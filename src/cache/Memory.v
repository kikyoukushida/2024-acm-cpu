==> flow/design.v <==
module Memory (
    input  wire clk_in,   
    input  wire rst_in,   
    input  wire rdy_in,   
    input  wire [7:0]  data_in,         
    output wire [7:0]  data_out,        
    output wire [31:0] addr_bus,        
    output wire        write_signal,    
    input  wire        io_full_signal,
    input  wire        task_valid,   
    input  wire        task_write,  
    input  wire [31:0] task_addr,   
    input  wire [2:0]  task_len,
    input  wire [31:0] task_data,   
    output reg         task_ready,  
    output wire [31:0] result_out   
);
    function [31:0] compute_result;
        input [2:0] len;
        input [31:0] prior_result;
        input [7:0] data_in;
        case (len)
            3'b000:  compute_result = {24'b0, data_in};
            3'b100:  compute_result = {{24{data_in[7]}}, data_in};
            3'b001:  compute_result = {16'b0, data_in, prior_result[7:0]};
            3'b101:  compute_result = {{16{data_in[7]}}, data_in, prior_result[7:0]};
            3'b010:  compute_result = {data_in, prior_result[23:0]};
            default: compute_result = 0;
        endcase
    endfunction
    reg         active_flag;
    reg  [31:0] current_task_addr;
    reg         current_task_write;
    reg  [2:0]  current_task_len;
    reg  [2:0]  state_cycle;
    reg  [31:0] temp_addr;
    reg  [7:0]  temp_data;
    reg         temp_write_flag;
    reg  [31:0] temp_result;
    wire        is_io_region = task_addr[17:16] == 2'b11;
    wire        can_write    = !(is_io_region && task_write && io_full_signal);
    wire        task_pending = task_valid && !task_ready && can_write;
    wire        immediate    = state_cycle == 0 && task_pending;
    assign write_signal = immediate ? task_write : temp_write_flag;
    assign addr_bus     = immediate ? task_addr : temp_addr;
    assign data_out     = immediate ? task_data[7:0] : temp_data;
    assign result_out = compute_result(current_task_len, temp_result, data_in);
    always @(posedge clk_in) begin
        if (rst_in) begin
            active_flag        <= 0;
            current_task_addr  <= 0;
            current_task_write <= 0;
            current_task_len   <= 0;
            state_cycle        <= 0;
            temp_addr          <= 0;
            temp_data          <= 0;
            temp_write_flag    <= 0;
            temp_result        <= 0;
            task_ready         <= 0;
        end
        else if (rdy_in) begin
            if (task_ready) begin
                task_ready <= 0;
            end
            else begin
                case (state_cycle)
                    3'b000: begin  
                        if (task_pending) begin
                            temp_result      <= task_data;
                            active_flag      <= 1;
                            current_task_len <= task_len;
                            current_task_addr<= task_addr;
                            current_task_write <= task_write;
                            if (task_len[1:0]) begin
                                state_cycle  <= 3'b001;
                                temp_addr    <= task_addr + 1;
                                temp_data    <= task_data[15:8];
                                temp_write_flag <= task_write;
                            end
                            else begin
                                state_cycle  <= 3'b000;
                                temp_addr    <= task_addr[17:16] == 2'b11 ? 0 : task_addr;
                                temp_data    <= 0;
                                temp_write_flag <= 0;
                                task_ready  <= 1;
                            end
                        end
                    end
                    3'b001: begin
                        temp_result[7:0] <= data_in;
                        if (current_task_len[1:0] == 2'b01) begin
                            state_cycle  <= 3'b000;
                            temp_data    <= 0;
                            temp_write_flag <= 0;
                            task_ready  <= 1;
                        end
                        else begin
                            state_cycle  <= 3'b010;
                            temp_addr    <= current_task_addr + 2;
                            temp_data    <= task_data[23:16];
                        end
                    end
                    3'b010: begin
                        temp_result[15:8] <= data_in;
                        temp_addr        <= current_task_addr + 3;
                        temp_data        <= task_data[31:24];
                        state_cycle      <= 3'b011;
                    end
                    3'b011: begin
                        temp_result[23:16] <= data_in;
                        state_cycle       <= 3'b000;
                        temp_data         <= 0;
                        temp_write_flag   <= 0;
                        task_ready        <= 1;
                    end
                endcase
            end
        end
    end
endmodule
Step by step through the tools: Memory:

What the tools print for Memory, step after step.
Line numbers count from 1 in the design file above.
Operators: Yosys type, input widths -> output width; for muxes data width and select width s.
Cell names lack the library's common part.
Not given: -

* design top: Memory
* clock port: clk_in
* cell library: sky130hd
* library corner: tt_025C_1v80

Word-level counts:

Source: Yosys, flattened and elaborated, memories not mapped. Widths are those after wreduce. Registers that Yosys merges into a memory's read port (data or address) are not register bits. Print and check cells do not count. Equal cells are merged and count once.

* bits in registers: 104
* input port bits: 81
* output and inout port bits: 74
* cells after elaboration: 81

* $add $sub $neg: 3
* equality and inequality tests: 12
* mux-type cells: 32
* bitwise logic cells: 1
* reductions and logical operators: 23

Operator list (number)
* $pmux 32 s5: 1
* $mux 32: 5
* $pmux 32 s3: 1
* $add 32x2->32 const B: 2
* $mux 8: 7
* $pmux 8 s2: 3
* $add 32x1->32 const B: 1
* $pmux 8 s4: 1
* $reduce_and 4->1: 5
* $pmux 3 s4: 1
* $reduce_and 5->1: 2
* $eq 3x2->1 const B: 3
* $mux 1: 9
* $reduce_bool 2->1: 4
* $ne 2x2->1 const B: 3
* $eq 3x1->1 const B: 2
* $eq 3x3->1 const B: 2
* $logic_not 3->1: 2
* $reduce_bool 3->1: 2
* $pmux 1 s3: 2
* $logic_and 1x1->1: 5
* $reduce_bool 4->1: 1
* $mux 3: 1
* $logic_not 1->1: 2
* $eq 2x1->1 const B: 1
* $eq 2x2->1 const B: 1
* $mux 2: 1
* $not 1->1: 1

Depth:

Depth = most cells in a row (Yosys ltp): at word level without a register or memory, in the mapped netlist without a sequential cell, where the memories' decode and read muxes count.

* word-level depth: 8
* ABC_AREA: 0
* gate-level depth with buffers: 9
* mapped depth without buffers: 8

Synthesis result:

Source: synth_stat.txt of the flow (Yosys; design flattened, memories mapped). It holds for the ABC_AREA given above (unset counts as 0); a run with the other value may have another netlist.
The area totals of this step are shown rounded.

Cell types
* dfxtp_1: number 105, total area 2.1E+03 um^2
* nand2_1: number 141, total area 529.258 um^2
* mux2_2: number 44, total area 495.475 um^2
* a21oi_1: number 91, total area 455.437 um^2
* mux2i_1: number 37, total area 370.355 um^2
* o21ai_0: number 68, total area 340.326 um^2
* nor2_1: number 79, total area 296.534 um^2
* a211oi_1: number 37, total area 277.766 um^2
* clkbuf_1: number 69, total area 258.998 um^2
* xor2_1: number 19, total area 166.41 um^2
* nand3_1: number 33, total area 165.158 um^2
* a221oi_1: number 17, total area 148.893 um^2
* a21o_1: number 18, total area 135.13 um^2
* and3_1: number 21, total area 131.376 um^2
* nand4_1: number 21, total area 131.376 um^2
* nor3_1: number 23, total area 115.11 um^2
* a31oi_1: number 17, total area 106.352 um^2
* and4_1: number 11, total area 96.342 um^2

Other cell types: 46; their cells: 151.

* cell count: 1002
* mapped area: 7440 um^2
* area of sequential cells: 2100 um^2
* mapped flip-flops: 105
* buffer cells: 89

Timing after synthesis:

Path of least setup slack by OpenSTA after synthesis, without wires, with an ideal clock, recovery checks aside; 20% of the period is set as input and as output delay. Where synthesis merged equal registers, the netlist keeps one of their names.

* path kind: input to output
* start point: in task_addr[17]
* end point: out addr_bus[0]
* clock period: 3.06 ns
* external input delay: 0.612 ns
* output delay: 0.612 ns
* launch time at the first pin: 0.612 ns
* arrival: 2.014 ns
* required time: 2.448 ns
* path slack: 0.434 ns
* path delay: 1.402 ns
* stages: 7
* path buffers: 3
* synthesis period reached: 2.626 ns

"path delay" is the arrival time less input delay plus setup time.
A path that ends at an output port has no setup time.
"stages" counts driving pins, that of a launching flip-flop among them; a cell with two outputs on the path counts twice.
"synthesis period reached" is the clock period less the worst setup slack; recovery checks do not enter. This is arithmetic on one report: input and output delays are still those of the set period (20% each).
Between the ends stands the longest chain of elaborated cells between them, by number of cells; it is not shown to be the way that was timed. Of several equally long chains one is given.
A line is the first line of the expression or statement that the cell stems from. Yosys adds cells for indexed reads and writes and turns some case tables into memories.

* cells stage by stage: clkbuf_1 -> nand4_1 -> and3b_1 -> clkbuf_1 -> nand2_1 -> buf_2 -> mux2_2
* cells in the longest elaborated chain: 7
* elaborated cells on any way between the ends: 7
* classes of those cells: eq/ne: 1; mux: 1; reduce/logical: 5

Ends and longest elaborated chain, post-synthesis
* start: declaration: line 12 `input  wire [31:0] task_addr,`
* $eq 2x2->1: line 40 `wire        is_io_region = task_addr[17:16] == 2'b11;`
* $logic_and 1x1->1 x2: line 41 `wire        can_write    = !(is_io_region && task_write && io_full_signal);`
* $logic_not 1->1: line 41
* $logic_and 1x1->1: line 42 `wire        task_pending = task_valid && !task_ready && can_write;`
* $logic_and 1x1->1: line 43 `wire        immediate    = state_cycle == 0 && task_pending;`
* $mux 32: line 45 `assign addr_bus     = immediate ? task_addr : temp_addr;`
* end: declaration: line 7 `output wire [31:0] addr_bus,`

Worst path after layout:

Path of least setup slack in the final report of record 1 (OpenROAD, finished layout, wires in). Where an end is a register, its clock arrival counts in the times.

* path kind: register to output
* start point: reg task_ready
* end point: out addr_bus[19]
* clock period: 1.62 ns
* output delay: 0.32 ns
* launch time at the first pin: 0.38 ns
* arrival: 1.99 ns
* required time: 1.30 ns
* path slack: -0.69 ns
* stages: 9
* path buffers: 5

Between the ends stands the longest chain of elaborated cells between them, by number of cells; it is not shown to be the way that was timed. Of several equally long chains one is given.
At most two assigning lines are given for a register; there are more.

* cells stage by stage: dfxtp_4 -> and3b_1 -> clkbuf_8 -> nand2_8 -> buf_12 -> buf_12 -> buf_16 -> mux2_4 -> buf_6
* cells in the longest elaborated chain: 5
* elaborated cells on any way between the ends: 5
* RTL lines with such cells: 3
* classes of those cells: mux: 1; reduce/logical: 4

Ends and longest elaborated chain, post-layout
* start: declaration: line 15 `output reg         task_ready,`
* start: assignment: line 59 `task_ready         <= 0;`
* start: assignment: line 63 `task_ready <= 0;`
* $logic_not 1->1: line 42 `wire        task_pending = task_valid && !task_ready && can_write;`
* $logic_and 1x1->1 x2: line 42
* $logic_and 1x1->1: line 43 `wire        immediate    = state_cycle == 0 && task_pending;`
* $mux 32: line 45 `assign addr_bus     = immediate ? task_addr : temp_addr;`
* end: declaration: line 7 `output wire [31:0] addr_bus,`

Ticket comment

2 stored runs of Memory in the flow (synthesis by Yosys, layout by OpenROAD, sky130hd cells), in arbitrary order. Constraints: input delay and output delay 20% of the set period each, output load 0.01 pF.
"achieved clock period" = clock period - worst setup slack. The figure is calculated, with input and output delays left at 20% of the set period.
"allowed time less slack (worst setup path)" is the time allowed to the run's worst setup path (the clock period less input and output delay, where it has them) less its slack. Clock arrival times count: a late capture clock shortens it, a late launch clock lengthens it.
"power consumption" is the tool's figure for a default switching activity; nothing was simulated.
The measured numbers are rounded.

### Record 1

==> flow/run.sh <==
#!/bin/bash
# the make line also repeats the synthesis and layout settings of config.mk as NAME=value (left out here)
make -C /OpenROAD-flow-scripts/flow DESIGN_CONFIG=/design/flow/config.mk WORK_HOME=/design/flow/orfs CLKGATE_MAP_FILE= finish
==> flow/config.mk <==
export PLATFORM = sky130hd
export DESIGN_NAME = Memory
export DESIGN_NICKNAME = Memory
export VERILOG_FILES = /design/flow/design.v
export SDC_FILE = /design/flow/constraint.sdc
export NUM_CORES = 4
export LEC_CHECK = 0
export CAP_MARGIN = 40
export CELL_PAD_IN_SITES_DETAIL_PLACEMENT = 0
export CELL_PAD_IN_SITES_GLOBAL_PLACEMENT = 2
export CORE_ASPECT_RATIO = 0.57
export CORE_MARGIN = 2
export CORE_UTILIZATION = 30
export CTS_CLUSTER_SIZE = 39
export GPL_TIMING_DRIVEN = 0
export PLACE_DENSITY_LB_ADDON = 0.27
export SETUP_SLACK_MARGIN = 0.33
export SLEW_MARGIN = 20
==> flow/constraint.sdc <==
create_clock -name core_clock -period 1.62 [get_ports {clk_in}]
set_input_delay 0.3240 -clock core_clock [delete_from_list [all_inputs] [get_ports {clk_in}]]
set_output_delay 0.3240 -clock core_clock [all_outputs]
set_load 0.01 [all_outputs]

Results of record 1:
- Allowed time less slack (worst setup path): 1.99 ns
- Worst path kind: register to output
- Post-route utilization: 54.8 %
- Post-route setup TNS: -80.1 ns
- Standard-cell area after routing: 13300 um^2
- Yosys chip area after synthesis: 7440 um^2
- Die area: 26100 um^2
- Worst hold slack in the final report: 0.244 ns
- Smallest setup slack: -0.690 ns
- Achieved clock period: 2.310 ns
- Power consumption: 8770 µW

### Record 2

==> flow/run.sh <==
#!/bin/bash
# the make line also repeats the synthesis and layout settings of config.mk as NAME=value (left out here)
make -C /OpenROAD-flow-scripts/flow DESIGN_CONFIG=/design/flow/config.mk WORK_HOME=/design/flow/orfs CLKGATE_MAP_FILE= finish
==> flow/config.mk <==
export PLATFORM = sky130hd
export DESIGN_NAME = Memory
export DESIGN_NICKNAME = Memory
export VERILOG_FILES = /design/flow/design.v
export SDC_FILE = /design/flow/constraint.sdc
export NUM_CORES = 4
export LEC_CHECK = 0
export ABC_AREA = 1
export CAP_MARGIN = 10
export CELL_PAD_IN_SITES_DETAIL_PLACEMENT = 2
export CELL_PAD_IN_SITES_GLOBAL_PLACEMENT = 1
export CORE_ASPECT_RATIO = 1.04
export CORE_MARGIN = 2
export CORE_UTILIZATION = 18
export CTS_CLUSTER_SIZE = 82
export GPL_ROUTABILITY_DRIVEN = 0
export MIN_ROUTING_LAYER = met1
export PLACE_DENSITY = 0.6
export SETUP_SLACK_MARGIN = 0.03
export SLEW_MARGIN = 20
==> flow/constraint.sdc <==
create_clock -name core_clock -period 2.08 [get_ports {clk_in}]
set_input_delay 0.4160 -clock core_clock [delete_from_list [all_inputs] [get_ports {clk_in}]]
set_output_delay 0.4160 -clock core_clock [all_outputs]
set_load 0.01 [all_outputs]

Results of record 2:
- Allowed time less slack (worst setup path): 1.86 ns
- Worst path kind: register to output
- Post-route utilization: 28.8 %
- Post-route setup TNS: -3.84 ns
- Standard-cell area after routing: 12500 um^2
- Yosys chip area after synthesis: 7920 um^2
- Die area: 45700 um^2
- Worst hold slack in the final report: 0.489 ns
- Smallest setup slack: -0.192 ns
- Achieved clock period: 2.272 ns
- Power consumption: 6730 µW
