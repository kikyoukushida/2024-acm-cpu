==> flow/design.v <==
module InstFetcher (
    input  wire clk_in,         
    input  wire rst_in,       
    input  wire rdy_in,       
    output wire        fetch_inst,
    output reg  [31:0] current_PC,
    input  wire        inst_valid,
    input  wire [31:0] inst_data,
    input  wire        dec_stall,
    input  wire        dec_clear,
    input  wire [31:0] dec_new_PC,
    output reg         inst_valid_out,
    output reg  [31:0] inst_PC,
    output reg  [31:0] fetched_inst,
    input wire        rob_rst_in,
    input wire [31:0] rob_target_PC
);
    reg fetch_stall;
    wire [31:0] next_PC = rob_rst_in ? rob_target_PC :
                          dec_clear ? dec_new_PC :
                          current_PC + 4;
    always @(posedge clk_in) begin
        if (rst_in) begin
            current_PC <= 0;
            inst_valid_out <= 0;
            inst_PC <= 0;
            fetched_inst <= 0;
            fetch_stall <= 0;
        end
        else if (!rdy_in) begin
        end
        else if (rob_rst_in || (fetch_stall && dec_clear)) begin
            current_PC <= next_PC;
            inst_valid_out <= 0;
            inst_PC <= 0;
            fetched_inst <= 0;
            fetch_stall <= 0;
        end
        else if (inst_valid && inst_data && !fetch_stall && !dec_stall) begin
            current_PC <= next_PC;
            inst_valid_out <= 1;
            inst_PC <= current_PC;
            fetched_inst <= inst_data;
            case (inst_data[6:0])
                7'b1101111, 7'b1100111, 7'b1100011: begin
                    fetch_stall <= 1;
                end
            endcase
        end
    end
    assign fetch_inst = !fetch_stall;
endmodule
Reports on InstFetcher --
What the tools print for InstFetcher, step after step. Lines are those of the file above, counted from 1. Operators: Yosys type, input widths -> output width; for muxes data width and select width s. Cell names lack the library's common part. Not given: --
Inputs: top InstFetcher, clock input clk_in, cell library sky130hd, library corner tt_025C_1v80

After elaboration --
Counts by Yosys on the flattened word-level netlist (proc, flatten, opt, wreduce; memories kept). Register bits leave out memories and registers merged into their read ports (data or address). Print and check cells are left out. Cells with the same type and inputs are merged into one.
Cells by class: equal/unequal tests 3, mux-type cells 13, reductions and logical operators 12, add/subtract/negate cells 1
Operator list (number):
- $mux 32 | 8
- $logic_and 1x32->1 | 1
- $add 32x3->32 const B | 1
- $eq 7x7->1 const B | 3
- $mux 1 | 5
- $reduce_bool 2->1 | 2
- $logic_and 1x1->1 | 3
- $reduce_and 3->1 | 1
- $reduce_or 3->1 | 1
- $logic_not 1->1 | 2
- $reduce_and 2->1 | 1
- $logic_or 1x1->1 | 1
Word-level totals: bits of input ports 103, register bits 98

Depth --
Longest topological path by Yosys (ltp), each cell counted once; first at word level (registers and memories cut), then after technology mapping (sequential cells cut; the memories' decode and read muxes count).
Logic depth: word-level depth 5, ABC_AREA 1, depth in mapped cells 11, depth with buffers taken out 11

Mapped cells and area --
The flow's flattened synthesis, as Yosys stat reports it; memories are mapped. The netlist is that of the ABC_AREA named above (0 if unset); the other value can give another one. Totals and module areas in this step are rounded.
Cell types (number):
- dfxtp_1 | 98
- nand2_1 | 191
- nand3_1 | 106
- nor2_1 | 124
- a21oi_1 | 68
- a22o_1 | 21
- inv_1 | 41
- o21ai_0 | 30
- buf_2 | 20
- clkbuf_1 | 19
- o21bai_1 | 9
- buf_4 | 6
- xnor2_1 | 4
- xor2_1 | 4
- o211ai_1 | 4
- or2_2 | 3
- a22oi_1 | 2
- nand3b_1 | 2
Other cell types: 11; their cells: 14.
Synthesis totals: cell count 766, buffer cells 47, mapped flip-flops 98, sequential part of the area 1960 um2, cell area after synthesis 5040 um2

Timing after synthesis --
Source: OpenSTA report_checks on the synthesized netlist (no wires, ideal clock, input and output delay 20% of the period each), path of least setup slack; recovery checks are left aside. Register names are those of the netlist, which keeps one name where synthesis merged equal registers.
Timing post-synthesis: path kind register -> register, start register current_PC[2], end register current_PC[28], period 2.03 ns, arrival 1.523 ns, slack 0.391 ns, buffers on the path 0, path delay 1.639 ns, stages on the path 11, library setup time 0.116 ns, synthesis period reached 1.639 ns
"path delay" = arrival - input delay + setup time. "stages on the path": output pins that drive a net of the path, with the launching flip-flop's if there is one; two outputs of one cell count as two. "synthesis period reached" is the clock period less the worst setup slack; recovery checks do not enter. This is arithmetic on one report: input and output delays are still those of the set period (20% each). The rows between start and end are the longest chain of elaborated cells between them; the timing report does not say that the signal goes this way. Where chains are equally long, one stands for them. Each line given opens the expression or statement behind the cell; cells for indexed reads and writes are added by Yosys, which also makes memories of some case tables. A register here has more assigning lines than the two given.
Between the ends, post-synthesis: path through dfxtp_1 > ha_1 > nand3_1 > inv_1 > nand2_1 > nor2_1 > nand3_1 > nand3_1 > nand2_1 > nor2_1 > nor2_1, length of the longest elaborated chain 5, elaborated cells between the ends (all ways) 5, source lines of those cells 5, classes of those cells add/sub (1); mux (4)
RTL lines, path post-synthesis:
- start: declaration | line 6 | output reg  [31:0] current_PC,
- start: assignment | line 33 | current_PC <= next_PC;
- start: assignment | line 40 | current_PC <= next_PC;
- $add 32x3->32 | line 21 | current_PC + 4;
- $mux 32 | line 20 | dec_clear ? dec_new_PC :
- $mux 32 | line 19
- $mux 32 | line 39 | else if (inst_valid && inst_data && !fetch_stall && !dec_stall) begin
- $mux 32 | line 32 | else if (rob_rst_in || (fetch_stall && dec_clear)) begin
- end: assignment | line 33
- end: assignment | line 40
- end: declaration | line 6

Timing after layout --
Path of least setup slack in the final report of run A (OpenROAD, finished layout, wires in). Where an end is a register, its clock arrival counts in the times.
Timing post-layout: path kind input -> register, start input port inst_data[8], end register current_PC[23], library setup time 0.10 ns, period 1.94 ns, buffers on the path 5, input delay 0.39 ns, stages on the path 13, arrival 2.06 ns, slack 0.12 ns
The rows between start and end are the longest chain of elaborated cells between them; the timing report does not say that the signal goes this way. Where chains are equally long, one stands for them. A register here has more assigning lines than the two given.
Between the ends, post-layout: path through clkdlybuf4s15_1 > nor2_1 > nand2_1 > nor2_1 > nand2_1 > o21ai_4 > buf_6 > buf_8 > nand2_8 > buf_12 > buf_8 > o21ai_2 > nor2_1, length of the longest elaborated chain 5, elaborated cells between the ends (all ways) 7, source lines of those cells 2, classes of those cells mux (2); reduce/logical (5)
RTL lines, path post-layout:
- start: declaration | line 8 | input  wire [31:0] inst_data,
- $logic_and 1x32->1 | line 39 | else if (inst_valid && inst_data && !fetch_stall && !dec_stall) begin
- $logic_and 1x1->1 (2 in a row) | line 39
- $mux 32 | line 39
- $mux 32 | line 32 | else if (rob_rst_in || (fetch_stall && dec_clear)) begin
- end: assignment | line 33 | current_PC <= next_PC;
- end: assignment | line 40 | current_PC <= next_PC;
- end: declaration | line 6 | output reg  [31:0] current_PC,

Measured data: module InstFetcher, platform sky130hd, 2 stored runs of the flow under differing settings, order arbitrary. Input and output delays are each 20% of the period that was set; the output load is 0.01 pF.
"clock period reached" means the clock period less the worst setup slack. The figure is calculated, with input and output delays left at 20% of the set period.
"worst setup path time" is the time allowed to the run's worst setup path (the clock period less input and output delay, where it has them) less its slack. Clock arrival times count: a late capture clock shortens it, a late launch clock lengthens it.
By "power" is meant OpenSTA's value without simulated activity: inputs other than the clock are taken to toggle once in ten clock periods, and the tool carries that through the logic.
Values from the reports are rounded here.

[run A] flow files
==> flow/run.sh <==
#!/bin/bash
# the make line also repeats the synthesis and layout settings of config.mk as NAME=value (left out here)
make -C /OpenROAD-flow-scripts/flow DESIGN_CONFIG=/design/flow/config.mk WORK_HOME=/design/flow/orfs CLKGATE_MAP_FILE= finish
==> flow/config.mk <==
export PLATFORM = sky130hd
export DESIGN_NAME = InstFetcher
export DESIGN_NICKNAME = InstFetcher
export VERILOG_FILES = /design/flow/design.v
export SDC_FILE = /design/flow/constraint.sdc
export NUM_CORES = 4
export LEC_CHECK = 0
export ABC_AREA = 1
export CAP_MARGIN = 35
export CORE_MARGIN = 2
export CORE_UTILIZATION = 27
export CTS_CLUSTER_SIZE = 83
export PLACE_DENSITY = 0.93
export SETUP_SLACK_MARGIN = 0.31
export SLEW_MARGIN = 20
==> flow/constraint.sdc <==
create_clock -name core_clock -period 1.94 [get_ports {clk_in}]
set_input_delay 0.3880 -clock core_clock [delete_from_list [all_inputs] [get_ports {clk_in}]]
set_output_delay 0.3880 -clock core_clock [all_outputs]
set_load 0.01 [all_outputs]

[run A] result: final worst hold slack 0.300 ns; lowest setup slack 0.123 ns; standard-cell area after routing 9,620 um2; power 5.29 mW; setup total negative slack 0.000 ns; overall die area 19,800 um2; final design utilization 53.0 %; worst setup path time 1.43 ns; kind of the worst setup path input -> register; clock period reached 1.817 ns; mapped cell area after synthesis 5,040 um2

[run B] flow files
==> flow/run.sh <==
#!/bin/bash
# the make line also repeats the synthesis and layout settings of config.mk as NAME=value (left out here)
make -C /OpenROAD-flow-scripts/flow DESIGN_CONFIG=/design/flow/config.mk WORK_HOME=/design/flow/orfs CLKGATE_MAP_FILE= finish
==> flow/config.mk <==
export PLATFORM = sky130hd
export DESIGN_NAME = InstFetcher
export DESIGN_NICKNAME = InstFetcher
export VERILOG_FILES = /design/flow/design.v
export SDC_FILE = /design/flow/constraint.sdc
export NUM_CORES = 4
export LEC_CHECK = 0
export CAP_MARGIN = 20
export CORE_MARGIN = 9
export CORE_UTILIZATION = 17
export GPL_TIMING_DRIVEN = 1
export PLACE_DENSITY = 0.42
export SLEW_MARGIN = 15
export TNS_END_PERCENT = 15
==> flow/constraint.sdc <==
create_clock -name core_clock -period 3.92 [get_ports {clk_in}]
set_input_delay 0.7840 -clock core_clock [delete_from_list [all_inputs] [get_ports {clk_in}]]
set_output_delay 0.7840 -clock core_clock [all_outputs]
set_load 0.01 [all_outputs]

[run B] result: final design utilization 26.5 %; setup total negative slack 0.000 ns; clock period reached 2.845 ns; lowest setup slack 1.08 ns; overall die area 35,800 um2; final worst hold slack 0.474 ns; standard-cell area after routing 7,640 um2; mapped cell area after synthesis 4,980 um2; power 2.50 mW; worst setup path time 2.06 ns; kind of the worst setup path input -> register
